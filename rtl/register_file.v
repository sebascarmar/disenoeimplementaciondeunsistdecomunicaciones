==> flow/design.v <==
module reg_file #(
  parameter SIGMA              = 8'sh1C,
  parameter NBT_GPIOS          = 32   ,
  parameter RAM_DEPTH          = 32768,
  parameter NBT_COUNT_BITS_ERR = 64
)(
  output        [ $clog2(RAM_DEPTH)-1:0] o_read_adrs       ,
  output signed [         NBT_GPIOS-1:0] o_regf_to_gpio    ,
  output        [                   2:0] o_data_sel_for_log,
  output                                 o_en_write        ,
  output                                 o_en_read_from_ram,
  output                                 o_rst_soft        ,
  output                                 o_en_rx_soft      ,
  output signed [                  7:0]  o_sigma           ,   
  output        [                  1:0]  o_sel_ch_taps     ,  
  input        [NBT_COUNT_BITS_ERR-1:0] i_accum_err_Q      ,
  input        [NBT_COUNT_BITS_ERR-1:0] i_accum_err_I      ,
  input        [NBT_COUNT_BITS_ERR-1:0] i_accum_bit_Q      ,
  input        [NBT_COUNT_BITS_ERR-1:0] i_accum_bit_I      ,
  input signed [         NBT_GPIOS-1:0] i_data_ram_for_read,
  input        [         NBT_GPIOS-1:0] i_gpio_to_regf     , 
  input                                 i_reset            ,
  input                                 clk                
);
  wire [       NBT_GPIOS-1:0]  w_data_bits_and_errs    ;
  reg                          r_rst_soft              ;
  reg                          r_en_rx_soft            ;  
  reg        [           1:0]  r_sel_ch_taps           ;
  reg signed [           7:0]  r_sigma                 ;
  reg                          r_en_read_bits_and_errs ;
  reg                          r_en_write              ;
  reg                          r_en_read_from_ram      ;
  reg                          r_log_bits_and_errs     ;
  reg [                   2:0] r_data_sel_for_log      ;
  reg [                   2:0] r_mux_read_bits_and_errs;
  reg [ $clog2(RAM_DEPTH)-1:0] r_read_adrs             ;
  reg [NBT_COUNT_BITS_ERR-1:0] r_accum_err_Q           ;
  reg [NBT_COUNT_BITS_ERR-1:0] r_accum_err_I           ;
  reg [NBT_COUNT_BITS_ERR-1:0] r_accum_bit_Q           ;
  reg [NBT_COUNT_BITS_ERR-1:0] r_accum_bit_I           ;
  initial r_sigma       = SIGMA; 
  initial r_sel_ch_taps = 2'b00;
  always @(posedge clk)	begin      
    if(i_reset== 1'b1) begin
        r_rst_soft               <= 1'b1;
        r_en_rx_soft             <= 1'b1;
        r_en_read_bits_and_errs  <= 1'b0;
        r_en_write               <= 1'b0;
        r_en_read_from_ram       <= 1'b0;
        r_log_bits_and_errs      <= 1'b0;
        r_data_sel_for_log       <= {3{1'b0}};
        r_mux_read_bits_and_errs <= {3{1'b0}};
        r_read_adrs              <= {$clog2(RAM_DEPTH){1'b0}};
        r_accum_err_Q            <= {NBT_COUNT_BITS_ERR{1'b0}};
        r_accum_err_I            <= {NBT_COUNT_BITS_ERR{1'b0}};
        r_accum_bit_Q            <= {NBT_COUNT_BITS_ERR{1'b0}};
        r_accum_bit_I            <= {NBT_COUNT_BITS_ERR{1'b0}};   
    end
    else begin   
      if (i_gpio_to_regf[23] == 1'b1)begin
          case (i_gpio_to_regf[31:24])
              8'h01: begin
                  r_rst_soft               <= i_gpio_to_regf[0]       ; 
                  r_en_rx_soft             <= r_en_rx_soft            ;
                  r_sigma                  <= r_sigma                 ;
                  r_en_read_bits_and_errs  <= r_en_read_bits_and_errs ; 
                  r_en_write               <= r_en_write              ; 
                  r_en_read_from_ram       <= r_en_read_from_ram      ; 
                  r_log_bits_and_errs      <= r_log_bits_and_errs     ; 
                  r_data_sel_for_log       <= r_data_sel_for_log      ; 
                  r_mux_read_bits_and_errs <= r_mux_read_bits_and_errs; 
                  r_read_adrs              <= r_read_adrs             ; 
                  r_accum_err_Q            <= r_accum_err_Q           ; 
                  r_accum_err_I            <= r_accum_err_I           ; 
                  r_accum_bit_Q            <= r_accum_bit_Q           ; 
                  r_accum_bit_I            <= r_accum_bit_I           ; 
              end
              8'h02: begin
                  r_en_rx_soft             <= i_gpio_to_regf[0]       ; 
                  r_rst_soft               <= r_rst_soft              ;
                  r_sel_ch_taps            <= r_sel_ch_taps           ;
                  r_sigma                  <= r_sigma                 ;
                  r_en_read_bits_and_errs  <= r_en_read_bits_and_errs ; 
                  r_en_write               <= r_en_write              ; 
                  r_en_read_from_ram       <= r_en_read_from_ram      ; 
                  r_log_bits_and_errs      <= r_log_bits_and_errs     ; 
                  r_data_sel_for_log       <= r_data_sel_for_log      ; 
                  r_mux_read_bits_and_errs <= r_mux_read_bits_and_errs; 
                  r_read_adrs              <= r_read_adrs             ; 
                  r_accum_err_Q            <= r_accum_err_Q           ; 
                  r_accum_err_I            <= r_accum_err_I           ; 
                  r_accum_bit_Q            <= r_accum_bit_Q           ; 
                  r_accum_bit_I            <= r_accum_bit_I           ; 
              end
              8'h03: begin
                  r_sigma                  <= i_gpio_to_regf[7:0]     ;	 
                  r_rst_soft               <= r_rst_soft              ;
                  r_sel_ch_taps            <= r_sel_ch_taps           ;
                  r_en_rx_soft             <= r_en_rx_soft            ;
                  r_en_read_bits_and_errs  <= r_en_read_bits_and_errs ; 
                  r_en_read_from_ram       <= r_en_read_from_ram      ; 
                  r_log_bits_and_errs      <= r_log_bits_and_errs     ; 
                  r_mux_read_bits_and_errs <= r_mux_read_bits_and_errs; 
                  r_read_adrs              <= r_read_adrs             ; 
                  r_accum_err_Q            <= r_accum_err_Q           ; 
                  r_accum_err_I            <= r_accum_err_I           ; 
                  r_accum_bit_Q            <= r_accum_bit_Q           ; 
                  r_accum_bit_I            <= r_accum_bit_I           ; 
              end
              8'h04: begin
                  r_sel_ch_taps            <= i_gpio_to_regf[1:0]     ;
                  r_rst_soft               <= r_rst_soft              ;
                  r_sigma                  <= r_sigma                 ;
                  r_en_rx_soft             <= r_en_rx_soft            ;
                  r_en_read_bits_and_errs  <= r_en_read_bits_and_errs ; 
                  r_en_read_from_ram       <= r_en_read_from_ram      ; 
                  r_log_bits_and_errs      <= r_log_bits_and_errs     ; 
                  r_mux_read_bits_and_errs <= r_mux_read_bits_and_errs; 
                  r_read_adrs              <= r_read_adrs             ; 
                  r_accum_err_Q            <= r_accum_err_Q           ; 
                  r_accum_err_I            <= r_accum_err_I           ; 
                  r_accum_bit_Q            <= r_accum_bit_Q           ; 
                  r_accum_bit_I            <= r_accum_bit_I           ; 
              end
              8'h06: begin
                  r_data_sel_for_log       <= i_gpio_to_regf[2:0]     ;	 
                  r_en_write               <= i_gpio_to_regf[3]       ;	 
                  r_rst_soft               <= r_rst_soft              ;
                  r_sel_ch_taps            <= r_sel_ch_taps           ;
                  r_sigma                  <= r_sigma                 ;
                  r_en_rx_soft             <= r_en_rx_soft            ;
                  r_en_read_bits_and_errs  <= r_en_read_bits_and_errs ; 
                  r_en_read_from_ram       <= r_en_read_from_ram      ; 
                  r_log_bits_and_errs      <= r_log_bits_and_errs     ; 
                  r_mux_read_bits_and_errs <= r_mux_read_bits_and_errs; 
                  r_read_adrs              <= r_read_adrs             ; 
                  r_accum_err_Q            <= r_accum_err_Q           ; 
                  r_accum_err_I            <= r_accum_err_I           ; 
                  r_accum_bit_Q            <= r_accum_bit_Q           ; 
                  r_accum_bit_I            <= r_accum_bit_I           ; 
              end								 
              8'h07: begin  
                  r_en_read_from_ram                 <= i_gpio_to_regf[16]                   ;      
                  r_read_adrs[$clog2(RAM_DEPTH)-1:0] <= i_gpio_to_regf[$clog2(RAM_DEPTH)-1:0]; 
                  r_rst_soft               <= r_rst_soft              ;
                  r_sel_ch_taps            <= r_sel_ch_taps           ;
                  r_sigma                  <= r_sigma                 ;
                  r_en_rx_soft             <= r_en_rx_soft            ;
                  r_en_read_bits_and_errs  <= r_en_read_bits_and_errs ;  
                  r_en_write               <= r_en_write              ;  
                  r_log_bits_and_errs      <= r_log_bits_and_errs     ;  
                  r_data_sel_for_log       <= r_data_sel_for_log      ;  
                  r_mux_read_bits_and_errs <= r_mux_read_bits_and_errs;  
                  r_accum_err_Q            <= r_accum_err_Q           ;  
                  r_accum_err_I            <= r_accum_err_I           ;  
                  r_accum_bit_Q            <= r_accum_bit_Q           ;  
                  r_accum_bit_I            <= r_accum_bit_I           ;  				
              end
              8'h08: begin 
                  r_log_bits_and_errs	   <= i_gpio_to_regf[0]       ;
                  r_rst_soft               <= r_rst_soft              ; 
                  r_sel_ch_taps            <= r_sel_ch_taps           ;
                  r_sigma                  <= r_sigma                 ;
                  r_en_rx_soft             <= r_en_rx_soft            ;
                  r_en_read_bits_and_errs  <= r_en_read_bits_and_errs ;
                  r_en_write               <= r_en_write              ;
                  r_en_read_from_ram       <= r_en_read_from_ram      ;
                  r_data_sel_for_log       <= r_data_sel_for_log      ;
                  r_mux_read_bits_and_errs <= r_mux_read_bits_and_errs;
                  r_read_adrs              <= r_read_adrs             ;
                  r_accum_bit_I            <= r_accum_bit_I           ;
              end
              8'h09: begin
                  r_mux_read_bits_and_errs <= i_gpio_to_regf[2:0];   
                  r_en_read_bits_and_errs  <= i_gpio_to_regf[16] ;
                  r_rst_soft              <= r_rst_soft         ; 
                  r_sel_ch_taps           <= r_sel_ch_taps      ;
                  r_sigma                 <= r_sigma            ;
                  r_en_rx_soft            <= r_en_rx_soft       ;
                  r_en_write              <= r_en_write         ;
                  r_en_read_from_ram      <= r_en_read_from_ram ;
                  r_log_bits_and_errs     <= r_log_bits_and_errs;
                  r_read_adrs             <= r_read_adrs        ;
                  r_accum_err_Q           <= r_accum_err_Q      ;
                  r_accum_err_I           <= r_accum_err_I      ;
                  r_accum_bit_Q           <= r_accum_bit_Q      ;
                  r_accum_bit_I           <= r_accum_bit_I      ;
              end		
              default: begin 
                  r_rst_soft               <= r_rst_soft              ;                        
                  r_sel_ch_taps            <= r_sel_ch_taps           ;
                  r_sigma                  <= r_sigma                 ;
                  r_en_rx_soft             <= r_en_rx_soft            ;
                  r_en_read_bits_and_errs  <= r_en_read_bits_and_errs ; 
                  r_en_write               <= r_en_write              ; 
                  r_en_read_from_ram       <= r_en_read_from_ram      ; 
                  r_log_bits_and_errs      <= r_log_bits_and_errs     ; 
                  r_data_sel_for_log       <= r_data_sel_for_log      ; 
                  r_mux_read_bits_and_errs <= r_mux_read_bits_and_errs; 
                  r_read_adrs              <= r_read_adrs             ; 
                  r_accum_err_Q            <= r_accum_err_Q           ; 
                  r_accum_err_I            <= r_accum_err_I           ; 
                  r_accum_bit_Q            <= r_accum_bit_Q           ; 
                  r_accum_bit_I            <= r_accum_bit_I           ;
              end  
          endcase
          if (i_gpio_to_regf[31:24] == 8'h08 && r_log_bits_and_errs) begin
              r_accum_err_Q  <= i_accum_err_Q;	 
              r_accum_err_I  <= i_accum_err_I;	 
              r_accum_bit_Q  <= i_accum_bit_Q; 	 
              r_accum_bit_I  <= i_accum_bit_I; 	 
          end 
          else begin  
              r_accum_err_Q  <= r_accum_err_Q;
              r_accum_err_I  <= r_accum_err_I;
              r_accum_bit_Q  <= r_accum_bit_Q;
              r_accum_bit_I  <= r_accum_bit_I;
          end    
      end  
    end  
  end  
  assign o_regf_to_gpio	=  (r_en_read_from_ram == 1'b1) ? i_data_ram_for_read
                            :((r_en_read_bits_and_errs == 1'b1)
                            ? w_data_bits_and_errs
                            : 32'b0);  
  assign w_data_bits_and_errs = (r_mux_read_bits_and_errs == 3'b000)
                              ? r_accum_err_I [31:0]
                              :(r_mux_read_bits_and_errs == 3'b001)
                              ? r_accum_err_I [63:32]
                              :(r_mux_read_bits_and_errs == 3'b010)
                              ? r_accum_bit_I [31:0]
                              :(r_mux_read_bits_and_errs == 3'b011)
                              ? r_accum_bit_I [63:32]
                              :(r_mux_read_bits_and_errs == 3'b100)
                              ? r_accum_err_Q [31:0]
                              :(r_mux_read_bits_and_errs == 3'b101)
                              ? r_accum_err_Q [63:32]
                              :(r_mux_read_bits_and_errs == 3'b110)
                              ? r_accum_bit_Q [31:0]
                              : r_accum_bit_Q [63:32]              ;
  assign  o_data_sel_for_log = r_data_sel_for_log; 
  assign  o_en_write         = r_en_write        ; 
  assign  o_en_read_from_ram = r_en_read_from_ram; 
  assign  o_read_adrs        = r_read_adrs       ; 
  assign  o_rst_soft         = r_rst_soft        ;                             
  assign  o_en_rx_soft       = r_en_rx_soft      ; 
  assign  o_sigma            = r_sigma           ;
  assign  o_sel_ch_taps      = r_sel_ch_taps     ; 
endmodule
# Step by step through the tools: reg_file
# The steps from the RTL of reg_file to its reports follow in flow order.
# Lines are those of the file above, counted from 1.
# Cell names lack the library's common part.
# A cell with n/a has no value.
# setup
design	reg_file
clock_port	clk
library	sky130hd
pvt_corner	tt_025C_1v80

# After elaboration
# Counts by Yosys on the flattened word-level netlist (proc, flatten, opt, wreduce; memories kept). Register bits leave out memories and registers merged into their read ports (data or address); mux counts leave out enables and synchronous resets folded into registers. Print and check cells are left out. Cells with the same type and inputs are merged into one.
# op_classes
n_eq	14
mux	9
logic	1
reduce_logical	11
# ops
op	n
2-to-1 mux 32 bit	9
equality test 8 x 3 -> 1 bit with constant B	3
equality test 8 x 2 -> 1 bit with constant B	2
equality test 8 x 4 -> 1 bit with constant B	2
AND reduction 2 bit	7
equality test 3 bit with constant B	3
equality test 8 x 1 -> 1 bit with constant B	1
equality test 3 x 2 -> 1 bit with constant B	2
AND reduction 3 bit	2
equality test 3 x 1 -> 1 bit with constant B	1
zero test 3 bit	1
logical AND 1 bit	1
NOT 1 bit	1
# bits
register_bits	293
input_bits	322
out_inout_bits	64
word_cells	50

# Depth
# Yosys ltp: most cells in a row. Word level: on the elaborated netlist, between registers, memories and ports. Mapped: between sequential cells and ports; inverters and the memories' decode and read muxes count.
# depth
depth_word	10
abc_area	0
ltp_mapped	7
depth_no_buf	4

# After synthesis
# Source: synth_stat.txt of the flow (Yosys; design flattened, memories mapped). It holds for the ABC_AREA given above (unset counts as 0); a run with the other value may have another netlist.
# Totals and module areas in this step are rounded.
# by_type
type	n	type_area_um2
dfxtp_1	283	5.67E+03
a21oi_2	200	1751.68
nand2_1	340	1.28E+03
nand2_2	200	1251.2
mux2i_1	117	1.17E+03
buf_12	22	440.422
nor2_1	88	330.317
a21oi_1	64	320.307
clkbuf_1	82	307.795
edfxtp_1	10	300.288
a22o_1	28	245.235
a2bb2oi_1	28	245.235
o41ai_1	28	245.235
buf_2	13	65.062
buf_6	5	56.304
buf_4	6	45.043
a222oi_1	4	40.038
nor2b_1	6	37.536
# Other cell types: 20; their cells: 51.
# mapped
cells	1575
area_um2	14000
seqArea_um2	6000
ff_cells	293
n_buf	131

# Timing after synthesis
# Path of least setup slack by OpenSTA after synthesis, without wires, with an ideal clock, recovery checks aside; 20% of the period is set as input and as output delay. Where synthesis merged equal registers, the netlist keeps one of their names.
# synth_timing
path_kind	register to output
from	register r_mux_read_bits_and_errs[0]
to	output o_regf_to_gpio[10]
period_ps	2620
output_delay_ps	524
launch_ps	0
arrival_time_ps	1662
t_required_ps	2096
path_slack_ps	434
path_delay_ps	1662
stages	7
path_buffers	3
synth_period_reached_ps	2186
# "path_delay_ps" = arrival - input delay + setup time.
# At an output port there is no setup time.
# "stages": output pins that drive a net of the path, with the launching flip-flop's if there is one; two outputs of one cell count as two.
# "synth_period_reached_ps" is the clock period less the worst setup slack; recovery checks do not enter. This is arithmetic on one report: input and output delays are still those of the set period (20% each).
# The rows between start and end are the longest chain of elaborated cells between them; the timing report does not say that the signal goes this way. Where chains are equally long, one stands for them.
# Each line given opens the expression or statement behind the cell; cells for indexed reads and writes are added by Yosys, which also makes memories of some case tables.
# A register here has more assigning lines than the two given.
# synth_between
path_cell_list	dfxtp_1 buf_2 and2_1 clkbuf_1 clkbuf_1 a22o_1 o41ai_1
elab_chain_len	10
# synth_rtl
element	line	source
start: declaration	35	reg [                   2:0] r_mux_read_bits_and_errs;
start: assignment	71	r_mux_read_bits_and_errs <= r_mux_read_bits_and_errs;
start: assignment	88	r_mux_read_bits_and_errs <= r_mux_read_bits_and_errs;
equality test 3 bit	238	:(r_mux_read_bits_and_errs == 3'b110)
2-to-1 mux 32 bit	238
2-to-1 mux 32 bit	236	:(r_mux_read_bits_and_errs == 3'b101)
2-to-1 mux 32 bit	234	:(r_mux_read_bits_and_errs == 3'b100)
2-to-1 mux 32 bit	232	:(r_mux_read_bits_and_errs == 3'b011)
2-to-1 mux 32 bit	230	:(r_mux_read_bits_and_errs == 3'b010)
2-to-1 mux 32 bit	228	:(r_mux_read_bits_and_errs == 3'b001)
2-to-1 mux 32 bit	226	assign w_data_bits_and_errs = (r_mux_read_bits_and_errs == 3'b000)
2-to-1 mux 32 bit	223	:((r_en_read_bits_and_errs == 1'b1)
2-to-1 mux 32 bit	222	assign o_regf_to_gpio = (r_en_read_from_ram == 1'b1) ? i_data_ram_for_read
end: declaration	8	output signed [         NBT_GPIOS-1:0] o_regf_to_gpio    ,

# Worst path after layout
# Path of least setup slack in the final report of record 1 (OpenROAD, finished layout, wires in). Where an end is a register, its clock arrival counts in the times.
# The path's times are printed in steps of 10 ps; the period is the one set.
# layout_timing
path_kind	register to output
from	register r_mux_read_bits_and_errs[1]
to	output o_regf_to_gpio[19]
period_ps	2340
output_delay_ps	470
launch_ps	500
arrival_time_ps	2180
t_required_ps	1870
path_slack_ps	-310
stages	7
path_buffers	3
# The rows between start and end are the longest chain of elaborated cells between them; the timing report does not say that the signal goes this way. Where chains are equally long, one stands for them.
# A register here has more assigning lines than the two given.
# layout_between
path_cell_list	dfxtp_4 buf_12 buf_12 mux2i_1 a22o_1 o41ai_4 buf_2
elab_chain_len	10
# layout_rtl
element	line	source
start: declaration	35	reg [                   2:0] r_mux_read_bits_and_errs;
start: assignment	71	r_mux_read_bits_and_errs <= r_mux_read_bits_and_errs;
start: assignment	88	r_mux_read_bits_and_errs <= r_mux_read_bits_and_errs;
equality test 3 bit	238	:(r_mux_read_bits_and_errs == 3'b110)
2-to-1 mux 32 bit	238
2-to-1 mux 32 bit	236	:(r_mux_read_bits_and_errs == 3'b101)
2-to-1 mux 32 bit	234	:(r_mux_read_bits_and_errs == 3'b100)
2-to-1 mux 32 bit	232	:(r_mux_read_bits_and_errs == 3'b011)
2-to-1 mux 32 bit	230	:(r_mux_read_bits_and_errs == 3'b010)
2-to-1 mux 32 bit	228	:(r_mux_read_bits_and_errs == 3'b001)
2-to-1 mux 32 bit	226	assign w_data_bits_and_errs = (r_mux_read_bits_and_errs == 3'b000)
2-to-1 mux 32 bit	223	:((r_en_read_bits_and_errs == 1'b1)
2-to-1 mux 32 bit	222	assign o_regf_to_gpio = (r_en_read_from_ram == 1'b1) ? i_data_ram_for_read
end: declaration	8	output signed [         NBT_GPIOS-1:0] o_regf_to_gpio    ,

# Measured results for reg_file: 2 stored runs of the Yosys and OpenROAD flow on sky130hd. The settings differ; the order carries no meaning. The constraints put input and output delay at 20% of the set period each and load the outputs with 0.01 pF.
# "achievedPeriod_ps" is the run's clock period less its worst setup slack. It is reckoned from that one timing run; input and output delays stay at 20% of the period that was set.
# "timing.worst_path_ps" means the part of the period allowed to the worst setup path (the constraints hold back 20% at inputs and 20% at outputs) less its slack; where the path has registers, the arrival times of their clocks count too.
# "fin_power_mw" rests on the timing tool's default activity at the inputs, not on a simulated workload.
# "timing.worst_path_ps" is known to 10 ps.
# The results are shown rounded.
# A setting shown as n/a is not set for that run.
stored run	period_ns	SETUP_SLACK_MARGIN	CAP_MARGIN	CORE_MARGIN	CORE_UTILIZATION	SLEW_MARGIN	PLACE_DENSITY_LB_ADDON	CORE_ASPECT_RATIO	TNS_END_PERCENT	GPL_TIMING_DRIVEN	CTS_CLUSTER_DIAMETER	synth_area_um2	final_die_area_um2	stdcell_area_um2	final_util_frac	worstSetupSlack_ps	total_negative_slack_ps	final_hold_ws_ps	fin_power_mw	achievedPeriod_ps	timing.worst_path_ps	worstPathKind
record 1	2.34	0.52	20	2	40	20	n/a	n/a	n/a	n/a	n/a	14000	37000	21000	0.6	-310	-8300	290	11	2651	2180	register to output
record 2	2.35	n/a	20	2	41	20	0.29	0.91	95	1	382	14000	36000	21000	0.63	-370	-9100	310	11	2718	2250	register to output
